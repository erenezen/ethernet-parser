==> flow/design.v <==
module ethernet_parser (
    input wire clk,
    input wire rst_n,
    input  wire [63:0] s_axis_tdata,   
    input  wire [7:0]  s_axis_tkeep,   
    input  wire        s_axis_tvalid,  
    output wire        s_axis_tready,  
    input  wire        s_axis_tlast,   
    output reg  [63:0] m_axis_tdata,   
    output reg  [7:0]  m_axis_tkeep,   
    output reg         m_axis_tvalid,  
    input  wire        m_axis_tready,  
    output reg         m_axis_tlast,   
    output reg         parsed_valid_pulse, 
    output reg [47:0]  dst_mac,
    output reg [47:0]  src_mac,
    output reg [15:0]  ethertype,
    output reg [31:0]  src_ip,
    output reg [31:0]  dst_ip,
    output reg [15:0]  src_port,
    output reg [15:0]  dst_port
);
localparam IDLE    = 3'd0, 
           WORD1   = 3'd1, 
           WORD2   = 3'd2, 
           WORD3   = 3'd3, 
           WORD4   = 3'd4, 
           WORD5   = 3'd5, 
           PAYLOAD = 3'd6; 
reg [2:0] state;            
reg [2:0] word_count;       
reg parsing_done;           
assign s_axis_tready = (m_axis_tready || !m_axis_tvalid);
always @(posedge clk or negedge rst_n) begin
    if (!rst_n) begin
        state <= IDLE;
        word_count <= 0;
        parsing_done <= 0;
        parsed_valid_pulse <= 0;
        dst_mac <= 0; src_mac <= 0; ethertype <= 0;
        src_ip <= 0; dst_ip <= 0;
        src_port <= 0; dst_port <= 0;
        m_axis_tdata <= 0;
        m_axis_tkeep <= 0;
        m_axis_tvalid <= 0;
        m_axis_tlast <= 0;
    end else begin
        parsed_valid_pulse <= 0;
        if (m_axis_tvalid && m_axis_tready) begin
            m_axis_tvalid <= 0;
            m_axis_tlast <= 0;
        end
        if (s_axis_tvalid && s_axis_tready) begin
            m_axis_tdata  <= s_axis_tdata;
            m_axis_tkeep  <= s_axis_tkeep;
            m_axis_tvalid <= 1;
            m_axis_tlast  <= s_axis_tlast;
            case (state)
                IDLE: begin
                    state <= WORD1;
                    word_count <= 0;
                    parsing_done <= 0;
                    dst_mac[47:0]   <= s_axis_tdata[63:16];  
                    src_mac[47:32]  <= s_axis_tdata[15:0];   
                end
                WORD1: begin
                    state <= WORD2;
                    src_mac[31:0]  <= s_axis_tdata[63:32];  
                    ethertype      <= s_axis_tdata[31:16];  
                end
                WORD2: begin
                    state <= WORD3;                
                end
                WORD3: begin
                    state <= WORD4;
                    src_ip <= s_axis_tdata[63:32];  
                    dst_ip <= s_axis_tdata[31:0];   
                end
                WORD4: begin
                    state <= WORD5;
                    src_port <= s_axis_tdata[63:48];  
                    dst_port <= s_axis_tdata[47:32];  
                    parsed_valid_pulse <= 1;       
                    parsing_done <= 1;
                end
                WORD5: begin
                    state <= PAYLOAD;
                end
                PAYLOAD: begin
                    if (s_axis_tlast) begin
                        state <= IDLE;
                    end
                end
            endcase
        end
    end
end
endmodule
# Reports on ethernet_parser
# Tool output for the design above, in the order of the flow.
# Lines are those of the file above, counted from 1.
# Library cell names are shortened.
# The mark n/a stands for no value.
# inputs
top	ethernet_parser
clock	clk
cell_library	sky130hd
corner	tt_025C_1v80

# Elaborated design
# Counts by Yosys on the flattened word-level netlist (proc, flatten, opt, wreduce; memories kept). Register bits leave out memories and registers merged into their read ports (data or address). Print and check cells are left out. Cells with the same type and inputs are merged into one.
# classes
n_eq	7
n_mux	7
reduce_and_logical	12
# op_table
operator	count
3-bit parallel mux with 7-bit select	1
3-bit == test with constant B	3
2-bit AND reduction	4
7-bit nonzero test	1
3-bit by 2-bit == test with 1-bit output with constant B	2
1-bit 2-to-1 mux	5
3-bit by 1-bit == test with 1-bit output with constant B	1
3-bit logical NOT	1
3-bit AND reduction	1
3-bit 2-to-1 mux	1
1-bit logical AND	2
2-bit != test with constant B	1
2-bit nonzero test	1
1-bit logical OR	1
1-bit logical NOT	1
# bits
reg_bits	286
in_bits	77
output_inout_bits	284
elab_cells	40

# Logic depth
# Yosys ltp: most cells in a row. Word level: on the elaborated netlist, between registers, memories and ports. Mapped: between sequential cells and ports; inverters and the memories' decode and read muxes count.
# logic_depth
word_depth	4
abc_area	0
ltp_mapped	6
depth_no_buf	3

# Mapped cells and area
# Source: synth_stat.txt of the flow (Yosys; design flattened, memories mapped). It holds for the ABC_AREA given above (unset counts as 0); a run with the other value may have another netlist.
# The area totals of this step are shown rounded.
# synth_totals
stdcells	622
yosys_area_um2	11400
sequential_area_um2	7260
ff_cells	290
n_buf	34
# by_type
cell_type	count	type_area_um2
dfrtp_1	289	7.23E+03
mux2_2	170	1.91E+03
mux2_4	111	1.67E+03
buf_12	12	240.23
buf_6	7	78.826
buf_2	12	60.058
and3_4	3	33.782
a21o_1	4	30.029
dfstp_2	1	26.275
buf_4	3	22.522
a21bo_2	2	20.019
nand2b_4	1	13.763
a32o_1	1	10.01
and3_1	1	6.256
nand2_2	1	6.256
nand2b_1	1	6.256
nand4_1	1	6.256
nand3_1	1	5.005
o21ai_0	1	5.005

# Timing after synthesis
# Path of least setup slack by OpenSTA after synthesis, without wires, with an ideal clock, recovery checks aside; 20% of the period is set as input and as output delay. Where synthesis merged equal registers, the netlist keeps one of their names.
# synth_timing
path_kind	register -> register
from	reg m_axis_tvalid
to	reg dst_ip[13]
tclk_ns	1.91
setup_ns	0.125
t_first_pin_ns	0.000
arrival_time_ns	1.413
t_required_ns	1.785
setup_slack_ns	0.372
path_delay_ns	1.538
stages	7
n_path_buf	3
synth_period_reached_ns	1.538
# "path_delay_ns" = arrival - input delay + setup time.
# "stages": output pins that drive a net of the path, with the launching flip-flop's if there is one; two outputs of one cell count as two.
# "synth_period_reached_ns" = period - worst setup slack (recovery checks aside). The figure is calculated, with input and output delays left at 20% of the set period.
# The rows between start and end are the longest chain of elaborated cells between them; the timing report does not say that the signal goes this way. Where chains are equally long, one stands for them.
# Each line given opens the expression or statement behind the cell; cells for indexed reads and writes are added by Yosys, which also makes memories of some case tables.
# At most two assigning lines are given for a register; there are more.
# synth_between
path_cell_list	dfrtp_1 nand2b_4 buf_6 and3_4 buf_12 buf_12 mux2_4
elab_chain_len	4
cells_between	4
lines_between	2
cone_classes	reduce/logical (4)
# synth_rtl
item	line	rtl
start: declaration	11	output reg         m_axis_tvalid,
start: assignment	45	m_axis_tvalid <= 0;
start: assignment	50	m_axis_tvalid <= 0;
1-bit logical NOT	33	assign s_axis_tready = (m_axis_tready || !m_axis_tvalid);
1-bit logical OR	33
1-bit logical AND	53	if (s_axis_tvalid && s_axis_tready) begin
2-bit AND reduction	n/a
end: assignment	41	src_ip <= 0; dst_ip <= 0;
end: assignment	77	dst_ip <= s_axis_tdata[31:0];
end: declaration	19	output reg [31:0]  dst_ip,
# Some nets on the timed path still bear RTL names; the line given drives or declares the net.
# synth_nets
net	line
s_axis_tready	33

# Path in the finished layout
# Path of least setup slack in the final report of run 1 (OpenROAD, finished layout, wires in). Where an end is a register, its clock arrival counts in the times.
# layout_timing
path_kind	register -> register
from	reg m_axis_tvalid
to	reg dst_ip[14]
tclk_ns	1.58
setup_ns	0.11
t_first_pin_ns	0.53
arrival_time_ns	2.11
t_required_ns	1.99
setup_slack_ns	-0.12
stages	8
n_path_buf	4
# The rows between start and end are the longest chain of elaborated cells between them; the timing report does not say that the signal goes this way. Where chains are equally long, one stands for them.
# At most two assigning lines are given for a register; there are more.
# layout_between
path_cell_list	dfrtp_1 buf_6 nand2b_4 buf_6 and3_4 buf_12 clkbuf_16 mux2_4
elab_chain_len	4
cells_between	4
lines_between	2
cone_classes	reduce/logical (4)
# layout_rtl
item	line	rtl
start: declaration	11	output reg         m_axis_tvalid,
start: assignment	45	m_axis_tvalid <= 0;
start: assignment	50	m_axis_tvalid <= 0;
1-bit logical NOT	33	assign s_axis_tready = (m_axis_tready || !m_axis_tvalid);
1-bit logical OR	33
1-bit logical AND	53	if (s_axis_tvalid && s_axis_tready) begin
2-bit AND reduction	n/a
end: assignment	41	src_ip <= 0; dst_ip <= 0;
end: assignment	77	dst_ip <= s_axis_tdata[31:0];
end: declaration	19	output reg [31:0]  dst_ip,

# Record of 2 stored runs of the RTL-to-layout flow on ethernet_parser, platform sky130hd. The runs are unordered. Constraints: input delay and output delay 20% of the set period each, output load 0.01 pF.
# "worstPathTime_ns" = time allowed to the worst setup path (clock period - input delay - output delay, where it has them) - its slack; a late launch clock adds to it, a late capture clock takes from it.
# "totalPower_mw" is the tool's figure for a default switching activity; nothing was simulated.
# Values from the reports are rounded here.
# Among the settings, n/a means not set for that run.
# Among the results, n/a means that no value is shown for the run.
stored run	period_ns	CORE_UTILIZATION	SETUP_SLACK_MARGIN	PLACE_DENSITY_LB_ADDON	CORE_ASPECT_RATIO	CORE_MARGIN	CELL_PAD_IN_SITES_GLOBAL_PLACEMENT	CELL_PAD_IN_SITES_DETAIL_PLACEMENT	TNS_END_PERCENT	ABC_AREA	GPL_ROUTABILITY_DRIVEN	CTS_CLUSTER_DIAMETER	CAP_MARGIN	SLEW_MARGIN	MIN_ROUTING_LAYER	final_util_pct	finish.stdcell_area_um2	worstPathTime_ns	worst_setup_path_type	design.die.area_um2	totalPower_mw	synth_area_um2	setup_ws_ns
run 1	1.58	27	0.12	0.02	1.04	9	0	0	55	0	1	346	20	20	met1	39.7	16500	1.70	register -> register	49900	18.1	11400	-0.117
run 2	2.21	72	n/a	0.09	1.68	9	2	n/a	n/a	n/a	n/a	28	30	20	n/a	n/a	n/a	n/a	n/a	n/a	n/a	n/a	n/a
# Run 2: unfinished; error FLW-0024 in placement
